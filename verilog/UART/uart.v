==> flow/design.v <==
module baudgen #(parameter CLK_FREQ = 50000000, BAUD_RATE = 9600) (
    input clk,
    input reset,
    output reg tick
);
    localparam integer count_max = CLK_FREQ / BAUD_RATE;  
    integer count;  
    initial count = 0;
    always @(posedge clk or posedge reset) begin
        if (reset) begin
            count <= 0;
            tick <= 0;
        end else if(count == count_max - 1) begin
            count <= 0;
            tick <= 1;
        end
        else begin
            count <= count + 1;
            tick <= 0;
        end
    end
endmodule
module uart(
    input clk,
    input reset,
    input tx_start,
    input [7:0] tx_data,
    input rx,
    output tx,
    output [7:0] rx_data,
    output rx_done,
    output tx_busy
);
    wire tick;
    baudgen #(.CLK_FREQ(50000000), .BAUD_RATE(9600)) baudgen_inst (
        .clk(clk),
        .reset(reset),
        .tick(tick)
    );
    uart_tx uart_tx_inst (
        .clk(clk),
        .reset(reset),
        .start(tx_start),
        .tick(tick),
        .data_in(tx_data),
        .tx(tx),
        .busy(tx_busy)
    );
    uart_rx uart_rx_inst (
        .clk(clk),
        .reset(reset),
        .rx(rx),
        .tick(tick),
        .data_out(rx_data),
        .rx_done(rx_done)
    );
endmodule
module uart_rx(
    input clk,
    input reset,
    input rx,
    input tick,
    output reg [7:0] data_out,
    output reg rx_done
);
    reg [3:0] bit_index;
    reg [7:0] shift_reg;
    reg receiving;  
    always @(posedge clk or posedge reset) begin
        if (reset) begin
            rx_done <= 0;
            bit_index <= 0;   
            shift_reg <= 0;
            receiving <= 0;  
        end else if (tick) begin
            if (!receiving && rx ==0) begin 
                bit_index <= 0;
                receiving <= 1;  
                rx_done <= 0; 
            end else if (bit_index < 8 && receiving) begin
                shift_reg[bit_index] <= rx;  
                bit_index <= bit_index + 1;
            end else if (bit_index == 8 && receiving && rx == 1) begin
                data_out <= shift_reg;
                rx_done <= 1; 
                bit_index <= 0; 
                receiving <= 0;  
            end else begin
                rx_done <= 0; 
                bit_index <= 0; 
                receiving <= 0;  
            end
        end else begin
            rx_done <= 0;  
        end
    end
endmodule
module uart_tx (
    input clk,
    input reset,
    input start,
    input tick,
    input [7:0] data_in,
    output reg tx,
    output reg busy
);
    reg [3:0] bit_index;
    reg [9:0] shift_reg;  
    always @(posedge clk or posedge reset) begin
        if (reset) begin
            tx <= 1;  
            busy <= 0;
            bit_index <= 0;
        end else if (start && !busy) begin
            shift_reg <= {1'b1, data_in, 1'b0};  
            bit_index <= 0;
            busy <= 1;  
        end else if (tick && busy) begin
            tx <= shift_reg[bit_index];  
            if (bit_index == 9) begin 
                busy <= 0;  
                tx <= 1;  
                bit_index <= 0;  
            end else begin
                bit_index <= bit_index + 1; 
            end
        end
    end
endmodule
# Tool chain data of uart
# What the tools print for uart, step after step.
# Line numbers count from 1 in the design file above.
# Cell names lack the library's common part.
# Not given: --
dict set report design {
  top_module {uart}
  clk_port {clk}
  library {sky130hd}
  lib_corner {tt_025C_1v80}
}

# Word-level counts
# Counts by Yosys on the flattened word-level netlist (proc, flatten, opt, wreduce; memories kept). Register bits leave out memories and registers merged into their read ports (data or address). Print and check cells are left out. Cells with the same type and inputs are merged into one.
dict set report classes {
  n_shift 3
  cmp 1
  n_mux 17
  n_logic 8
  n_addsub 4
  n_reduce_logical 16
  eq_ne 5
}
# cell count
set ops {}
lappend ops {{32-bit by 14-bit == test with 1-bit output (second input constant)} 1}
lappend ops {{32-bit by 2-bit adder with 32-bit output (second input constant)} 1}
lappend ops {{32-bit 2-to-1 mux} 1}
lappend ops {{4-bit 2-to-1 mux} 5}
lappend ops {{1-bit 2-to-1 mux} 11}
lappend ops {{10-bit by 4-bit indexed select with 1-bit output} 1}
lappend ops {{1-bit by 5-bit variable shift with 8-bit output} 1}
lappend ops {{1-bit by 5-bit variable shift with 8-bit output (first input constant)} 1}
lappend ops {{2-bit AND reduction} 4}
lappend ops {{4-bit by 1-bit adder with 4-bit output (second input constant)} 2}
lappend ops {{4-bit == test (second input constant)} 2}
lappend ops {{8-bit AND} 1}
lappend ops {{8-bit OR} 1}
lappend ops {{8-bit inverter} 1}
lappend ops {{1-bit logical AND} 6}
lappend ops {{1-bit inverter} 5}
lappend ops {{4-bit negator with 5-bit output} 1}
lappend ops {{5-bit AND reduction} 1}
lappend ops {{2-bit nonzero test} 2}
lappend ops {{4-bit less-than comparator (second input constant)} 1}
lappend ops {{3-bit by 2-bit != test with 1-bit output (second input constant)} 1}
lappend ops {{3-bit AND reduction} 1}
lappend ops {{1-bit zero test} 2}
lappend ops {{2-bit by 1-bit != test with 1-bit output (second input constant)} 1}
dict set report word_totals {
  in_bits 12
  output_inout_bits 11
  reg_bits 69
  elab_cells 65
}

# Logic depth
# Longest topological path by Yosys (ltp), each cell counted once; first at word level (registers and memories cut), then after technology mapping (sequential cells cut; the memories' decode and read muxes count).
dict set report logic_depth {
  ltp_word 7
  ABC_AREA 0
  ltp_mapped 6
}

# Mapped cells and area
# Source: synth_stat.txt of the flow (Yosys; design flattened, memories mapped). It holds for the ABC_AREA given above (unset counts as 0); a run with the other value may have another netlist.
# The area totals of this step are shown rounded.
# cell_type count
set types {}
lappend types {dfrtp_1 52}
lappend types {edfxtp_1 16}
lappend types {xnor2_1 26}
lappend types {ha_1 8}
lappend types {nand3_1 18}
lappend types {nand4_1 13}
lappend types {nor4_4 3}
lappend types {and3_1 10}
lappend types {nand2_1 15}
lappend types {nor2_1 15}
lappend types {xor2_1 6}
lappend types {and4_1 5}
lappend types {nor4_1 7}
lappend types {inv_1 11}
lappend types {a32o_1 4}
lappend types {a22o_1 4}
lappend types {and3b_1 3}
lappend types {dfstp_2 1}
# Not listed: further types 34, cells in them 54.
dict set report mapped {
  area_um2 3200
  flip_flops 69
  seq_area_um2 1800
  cells 271
}
# By module: a second synthesis without flattening, with its own total; a netlist apart from the flattened one above.
dict set report unflattened {
  hier_cells 278
  area_unflattened_um2 3300
}
# Each row is one instance without its submodules.
# module mod_seq_area_um2 n_cells n_inst area_um2
set modules {}
lappend modules {baudgen 830 140 1 1600}
lappend modules {uart_rx 590 84 1 1000}
lappend modules {uart_tx 390 54 1 660}
lappend modules {uart 0.0 0 1 0.0}

# Worst setup path after synthesis
# Path of least setup slack by OpenSTA after synthesis, without wires, with an ideal clock, recovery checks aside; 20% of the period is set as input and as output delay. Where synthesis merged equal registers, the netlist keeps one of their names.
dict set report synth_timing {
  kind {reg2reg}
  from {register uart_rx_inst.bit_index[0]}
  to {register uart_rx_inst.data_out[0]}
  launch_ns 0.000
  clock_period_ns 2.42
  t_arrival_ns 1.767
  stages 5
  delay_ns 2.162
  slack_ns 0.258
  setup_time_ns 0.395
  period_less_setup_slack_ns 2.162
}
# "delay_ns" = arrival - input delay + setup time.
# "stages": output pins that drive a net of the path, with the launching flip-flop's if there is one; two outputs of one cell count as two.
# "period_less_setup_slack_ns" = period - worst setup slack (recovery checks aside). The figure is calculated, with input and output delays left at 20% of the set period.
# The rows between start and end are the longest chain of elaborated cells between them; the timing report does not say that the signal goes this way. Where chains are equally long, one stands for them.
# A line is the first line of the expression or statement that the cell stems from. Yosys adds cells for indexed reads and writes and turns some case tables into memories.
# A register here has more assigning lines than the two given.
dict set report synth_via {
  path_cell_list {dfrtp_1 -> inv_1 -> ha_1 -> nand3_1 -> nor4_1}
  elab_chain_len 4
}
# element line
set synth_rtl {}
lappend synth_rtl {{start: declaration} 66} ;# reg [3:0] bit_index;
lappend synth_rtl {{start: assignment} 72} ;# bit_index <= 0;
lappend synth_rtl {{start: assignment} 82} ;# bit_index <= bit_index + 1;
lappend synth_rtl {{4-bit less-than comparator} 80} ;# end else if (bit_index < 8 && receiving) begin
lappend synth_rtl {{1-bit logical AND} 80}
lappend synth_rtl {{1-bit inverter} --}
lappend synth_rtl {{5-bit AND reduction} --}
lappend synth_rtl {{end: assignment} 84} ;# data_out <= shift_reg;
lappend synth_rtl {{end: declaration} 63} ;# output reg [7:0] data_out,

# Worst path after layout
# Path of least setup slack in the final report of job 1 (OpenROAD, finished layout, wires in). Where an end is a register, its clock arrival counts in the times.
dict set report layout_timing {
  kind {reg2out}
  from {register uart_tx_inst.busy}
  to {output tx_busy}
  slack_ns 0.53
  output_delay_ns 0.49
  clock_period_ns 2.47
  launch_ns 0.33
  t_arrival_ns 1.44
  stages 2
}
# A register here has more assigning lines than the two given.
dict set report layout_via {
  path_cell_list {dfrtp_1 -> clkdlybuf4s50_1}
  elab_chain_len 0
}
# element line
set layout_rtl {}
lappend layout_rtl {{start: declaration} 105} ;# output reg busy
lappend layout_rtl {{start: assignment} 112} ;# busy <= 0;
lappend layout_rtl {{start: assignment} 117} ;# busy <= 1;
lappend layout_rtl {{end: declaration} 32} ;# output tx_busy

; Top module uart; platform sky130hd; tools Yosys and OpenROAD; 2 stored runs in no particular order. Input and output delays are each 20% of the period that was set; the output load is 0.01 pF.
; "period_reached_ns": clock period set for the run, less the worst setup slack. It is reckoned from that one timing run; input and output delays stay at 20% of the period that was set.
; "worstPathTime_ns" = time allowed to the worst setup path (clock period - input delay - output delay, where it has them) - its slack; a late launch clock adds to it, a late capture clock takes from it.
; By "power_total_w" is meant OpenSTA's value without simulated activity: inputs other than the clock are taken to toggle once in ten clock periods, and the tool carries that through the logic.
; The results are shown rounded.

[job 1: settings]
period_ns = 2.47
SETUP_SLACK_MARGIN = 0.33
CAP_MARGIN = 20
CORE_MARGIN = 2
CORE_UTILIZATION = 40
SLEW_MARGIN = 20
[job 1: results]
holdWs_ns = 0.45
stdcell_area_um2 = 3800
worstPathTime_ns = 1.44
timing.worst_path_kind = reg2out
power_total_w = 0.0022
layout_utilization_frac = 0.49
design_die_area_um2 = 8800
yosys.chip_area_um2 = 3200
tns_ns = 0.000
timing.setup.ws_ns = 0.53
period_reached_ns = 1.936

[job 2: settings]
period_ns = 3.16
CORE_UTILIZATION = 70
PLACE_DENSITY_LB_ADDON = 0.27
HOLD_SLACK_MARGIN = 0.14
CORE_MARGIN = 8
TNS_END_PERCENT = 100
ABC_AREA = 0
GPL_TIMING_DRIVEN = 0
GPL_ROUTABILITY_DRIVEN = 1
CAP_MARGIN = 30
SLEW_MARGIN = 15
[job 2: results]
holdWs_ns = 0.44
stdcell_area_um2 = 3700
worstPathTime_ns = 2.22
timing.worst_path_kind = reg2reg
power_total_w = 0.0017
layout_utilization_frac = 0.85
design_die_area_um2 = 7000
yosys.chip_area_um2 = 3200
tns_ns = 0.000
timing.setup.ws_ns = 0.94
period_reached_ns = 2.223
